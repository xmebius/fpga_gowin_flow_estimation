==> flow/design.v <==
parameter input_signed = 1'b0;
parameter INR = 1'b0;
parameter OUTR = 1'b1;
parameter PIPER = 1'b0;
parameter N = 8;
parameter RESET_MODE = "SYNC";
parameter WDEPTH = 4096;
parameter WDSIZE = 24;
parameter RDEPTH = 4096;
parameter RDSIZE = 24;
parameter ASIZE = 12;
parameter RASIZE = 12;
parameter MULTIPLIER = "radix2";
module hist_Stretch#(
      parameter DW = 24
      )(
      input                      pixelclk,
      input                      reset_n,
      input [DW-1:0]    din, 
      input                      i_hsync,
      input                      i_vsync,
      input                      i_de,
  output [DW-1:0]dout, 
      output                     o_hsync,
      output                     o_vsync,
      output                     o_de
   );
wire [7:0] gray = din[7:0]; 
reg  [7:0] gray_r;
reg        vsync_r;
reg        hsync_r;
reg        de_r;
wire [7:0]gray_max; 
wire [7:0]gray_min; 
wire       vsync_pos = (i_vsync&(!vsync_r)); 
wire       vsync_neg = (!i_vsync&vsync_r);   
assign dout = {gray_r,gray_r,gray_r};
assign o_hsync = hsync_r;
assign o_vsync = vsync_r;
assign o_de = de_r;
always @(posedge pixelclk) begin
  vsync_r <= i_vsync;
  hsync_r <= i_hsync;
  de_r <= i_de;
end
always @(posedge pixelclk or negedge reset_n)begin
  if(reset_n == 1'b0) begin
gray_r<=0;
  end
  else begin
if(i_de ==1'b1) begin
  if(gray>gray_max)
    gray_r<=8'd255;
  else if(gray<gray_min)
    gray_r<=8'd255;
  else
gray_r <=STRETCH(gray,gray_min,gray_max);
end
  end
end
minmax#(.DW(8)
      )Uminmax(
      .pixelclk(pixelclk),
      .reset_n(reset_n),
      .din(gray), 
      .i_hsync(i_hsync),
      .i_vsync(i_vsync),
      .i_de(i_de),
  .gray_max(gray_max), 
  .gray_min(gray_min) 
   );  
function [7:0] STRETCH;
          input [7:0] gray,gray_min,gray_max;
  begin
    STRETCH = 8'd125;
  end
endfunction   
endmodule
`timescale 1ns/1ps
module minmax#(parameter DW = 8
      )(
      input                      pixelclk,
      input                      reset_n,
      input [DW-1:0]    din, 
      input                      i_hsync,
      input                      i_vsync,
      input                      i_de,
  output reg [DW-1:0]gray_max, 
  output reg  [DW-1:0]gray_min 
   );
reg [DW-1:0]gray_maxr; 
reg [DW-1:0]gray_minr; 
reg        vsync_r;
reg de_r;
wire       vsync_pos = (i_vsync&(!vsync_r)); 
wire       vsync_neg = (!i_vsync&vsync_r);   
always @(posedge pixelclk) begin
  de_r <= i_de;
  vsync_r<=i_vsync;
end
always @(posedge pixelclk or negedge reset_n)begin
  if(!reset_n) begin
    gray_maxr<= 8'd0;
gray_minr<= 8'd255;
  end  
  else begin
    if(i_vsync ==1'b1 && i_de ==1'b1) begin
  gray_maxr<= (gray_maxr>din)?gray_maxr:din;
  gray_minr<= (din>gray_minr)?gray_minr:din;    
end
else if(vsync_neg == 1'b1)begin
  gray_max<= gray_maxr;
  gray_min<= gray_minr;
  gray_maxr<= 8'd0;
  gray_minr<= 8'd255;
end
else begin
  gray_max<= gray_max;
  gray_min<= gray_min;
  gray_maxr<= gray_maxr;
  gray_minr<= gray_minr;
end
  end
end
endmodule
Reports on hist_Stretch
What the tools print for hist_Stretch, step after step.
Line numbers count from 1 in the design file above.
Operators carry their Yosys type and port widths (W data, S select, Z words).
Cell names lack the library's common part.
{ "inputs": {"top": "hist_Stretch", "clock": "pixelclk", "library": "sky130hd", "lib_corner": "tt_025C_1v80"} }

Word level
Yosys after proc, flatten, opt, wreduce and memory -nomap, before mapping. Memory bits, and registers merged into a memory's read port (data or address), are not among the register bits. Print and check cells are not counted. Equal cells are merged and count once.
{ "classes": {"n_eq": 2, "div": 0, "mul": 0, "add_sub_neg": 0, "compare": 4, "n_reduce_logical": 6, "n_logic": 2, "muxes": 8, "n_shift": 0} }
{ "ops": {"columns": ["op", "n"], "rows": [
  ["$mux W8", 8],
  ["$gt A8 B8 Y1", 3],
  ["$lt A8 B8 Y1", 1],
  ["$ne A2 B2 Y1 const B", 2],
  ["$reduce_and A2 Y1", 2],
  ["$reduce_and A3 Y1", 1],
  ["$reduce_bool A2 Y1", 1],
  ["$and A1 B1 Y1", 1],
  ["$logic_and A1 B1 Y1", 1],
  ["$not A1 Y1", 1],
  ["$logic_not A1 Y1", 1]
]} }
{ "word_totals": {"in_bits": 29, "latch_bits": 0, "rom_bits": 0, "ff_bits": 43, "memories": 0, "mem_bits_rw": 0, "clocked_rd_ports_x_width": 0, "word_cells": 30} }

Logic depth
Longest topological path by Yosys (ltp), each cell counted once; first at word level (registers and memories cut), then after technology mapping (sequential cells cut; the memories' decode and read muxes count).
{ "depth": {"ltp_word": 4, "ABC_AREA": 0, "ltp_mapped": 8} }

Synthesis result
Yosys stat after the flow's synthesis: flattened, memories mapped to cells. It holds for the ABC_AREA given above (unset counts as 0); a run with the other value may have another netlist.
{ "by_type": {"columns": ["cell_type", "n", "type_area_um2"], "rows": [
  ["edfxtp_1", 16, 480.461],
  ["ha_1", 31, 387.872],
  ["dfrtp_1", 10, 250.24],
  ["dfstp_2", 8, 210.202],
  ["buf_4", 22, 165.158],
  ["inv_1", 32, 120.115],
  ["mux2i_1", 9, 90.086],
  ["mux2_2", 7, 78.826],
  ["nand2_1", 17, 63.811],
  ["dfxtp_1", 3, 60.058],
  ["nand4_1", 6, 37.536],
  ["a21oi_1", 7, 35.034],
  ["nor2b_1", 5, 31.28],
  ["o211ai_1", 4, 30.029],
  ["o21ai_0", 6, 30.029],
  ["o41ai_4", 1, 27.526],
  ["nor2_1", 6, 22.522],
  ["a211oi_1", 2, 15.014]
]} }
Other cell types: 12; their cells: 15.
{ "mapped": {"ff_cells": 37, "stdcells": 207, "area_mm2": 0.0022346} }
The figures by module come from a second, unflattened synthesis with its own total; it is not the netlist above.
{ "hier_totals": {"cells_unflattened": 222, "area_unflattened_mm2": 0.0023998} }
Each row is one instance without its submodules.
{ "modules": {"columns": ["mod", "cells", "area_mm2", "instances"], "rows": [
  ["minmax (DW=8)", 140, 0.0017154, 1],
  ["hist_Stretch", 82, 0.0006844, 1]
]} }

Timing after synthesis
Path of least setup slack by OpenSTA after synthesis, without wires, with an ideal clock, recovery checks aside; 20% of the period is set as input and as output delay. Where synthesis merged equal registers, the netlist keeps one of their names.
{ "synth_timing": {"path_kind": "input to register", "from": "input i_vsync", "to": "register Uminmax.gray_max[0]", "in_delay_ns": 0.926, "n_path_buf": 2, "arrival_time_ns": 2.125, "t_first_pin_ns": 0.926, "stages": 4, "delay_ns": 1.588, "setup_ns": 0.389, "clock_period_ns": 4.63, "path_slack_ns": 2.116, "period_less_setup_slack_ns": 2.514} }
"delay_ns" is the arrival time less input delay plus setup time.
"stages" counts driving pins, that of a launching flip-flop among them; a cell with two outputs on the path counts twice.
"period_less_setup_slack_ns" = period - worst setup slack (recovery checks aside). The figure is calculated, with input and output delays left at 20% of the set period.
The rows between start and end are the longest chain of elaborated cells between them; the timing report does not say that the signal goes this way. Where chains are equally long, one stands for them.
Each line given opens the expression or statement behind the cell; cells for indexed reads and writes are added by Yosys, which also makes memories of some case tables.
{ "synth_via": {"cell_sequence": "nand2b_1 > clkbuf_1 > clkbuf_1 > nor2_1", "elab_chain_len": 3, "cone_cells": 5} }
{ "synth_rtl": {"columns": ["element", "line", "text"], "rows": [
  ["start: declaration", 21, "input                      i_vsync,"],
  ["$logic_and A1 B1 Y1", 107, "if(i_vsync ==1'b1 && i_de ==1'b1) begin"],
  ["$not A1 Y1", null, null],
  ["$reduce_and A3 Y1", null, null],
  ["end: assignment", 112, "gray_max<= gray_maxr;"],
  ["end: assignment", 118, "gray_max<= gray_max;"],
  ["end: declaration", 88, "output reg [DW-1:0]gray_max,"]
]} }

Worst path after layout
From the final timing report of record 1: the path of least setup slack in the routed layout; clock arrival at registers is part of the times.
{ "layout_timing": {"path_kind": "register to register", "from": "register Uminmax.gray_minr[1]", "to": "register Uminmax.gray_minr[1]", "n_path_buf": 1, "clock_period_ns": 2.1, "arrival_time_ns": 2.38, "path_slack_ns": -0.05, "setup_ns": 0.07, "stages": 9, "t_first_pin_ns": 0.30} }
The rows between start and end are the longest chain of elaborated cells between them; the timing report does not say that the signal goes this way. Where chains are equally long, one stands for them.
At most two assigning lines are given for a register; there are more.
{ "layout_via": {"cell_sequence": "dfstp_2 > inv_2 > ha_4 > nor2b_4 > o211ai_1 > a21oi_2 > o41ai_4 > buf_4 > mux2_4", "elab_chain_len": 3, "cone_cells": 5, "cone_lines": 2} }
{ "layout_rtl": {"columns": ["element", "line", "text"], "rows": [
  ["start: declaration", 92, "reg [DW-1:0]gray_minr;"],
  ["start: assignment", 109, "gray_minr<= (din>gray_minr)?gray_minr:din;"],
  ["start: assignment", 121, "gray_minr<= gray_minr;"],
  ["$gt A8 B8 Y1", 109, null],
  ["$mux W8", 109, null],
  ["$mux W8", 107, "if(i_vsync ==1'b1 && i_de ==1'b1) begin"],
  ["end: assignment", 109, null],
  ["end: assignment", 121, null],
  ["end: declaration", 92, null]
]} }

Appendix: measured runs

Measured data: module hist_Stretch, platform sky130hd, 2 stored runs of the flow under differing settings, order arbitrary. Input and output delays are each 20% of the period that was set; the output load is 0.01 pF.
"achieved period" = clock period - worst setup slack. The figure is calculated, with input and output delays left at 20% of the set period.
By "time of the worst setup path" is meant the share of the clock period that the worst setup path is allowed (20% is reserved at inputs, 20% at outputs), minus its slack. Clock arrival times at its registers enter into it.
"overall power" is the tool's figure for a default switching activity; nothing was simulated.

==> record 1: settings <==
{ "period_ns": 2.1, "CORE_UTILIZATION": 55, "CORE_ASPECT_RATIO": 1.45, "CELL_PAD_IN_SITES_GLOBAL_PLACEMENT": 0, "CELL_PAD_IN_SITES_DETAIL_PLACEMENT": 0, "TNS_END_PERCENT": 80, "GPL_TIMING_DRIVEN": 1, "GPL_ROUTABILITY_DRIVEN": 1, "CAP_MARGIN": 30, "MIN_ROUTING_LAYER": "met2", "MAX_ROUTING_LAYER": "met4", "CORE_MARGIN": 2, "SLEW_MARGIN": 20 }
==> record 1: results <==
mapped cell area after synthesis: 0.0022346 sq mm
die outline area: 0.0045978 sq mm
standard-cell area after layout: 0.0029966 sq mm
utilization of the finished layout: 0.778
smallest setup slack: -0.052 ns
final setup TNS: -0.294 ns
lowest hold slack: 0.482 ns
overall power: 2053 µW
achieved period: 2.152 ns
time of the worst setup path: 2.15 ns
class of the worst setup path: register to register

==> record 2: settings <==
{ "period_ns": 2.12, "CORE_UTILIZATION": 31, "CAP_MARGIN": 20, "CORE_MARGIN": 2, "SLEW_MARGIN": 20 }
==> record 2: results <==
mapped cell area after synthesis: 0.0022346 sq mm
die outline area: 0.0079041 sq mm
standard-cell area after layout: 0.0029904 sq mm
utilization of the finished layout: 0.435
smallest setup slack: 0.015 ns
final setup TNS: 0.000 ns
lowest hold slack: 0.479 ns
overall power: 1846 µW
achieved period: 2.105 ns
time of the worst setup path: 2.10 ns
class of the worst setup path: register to register
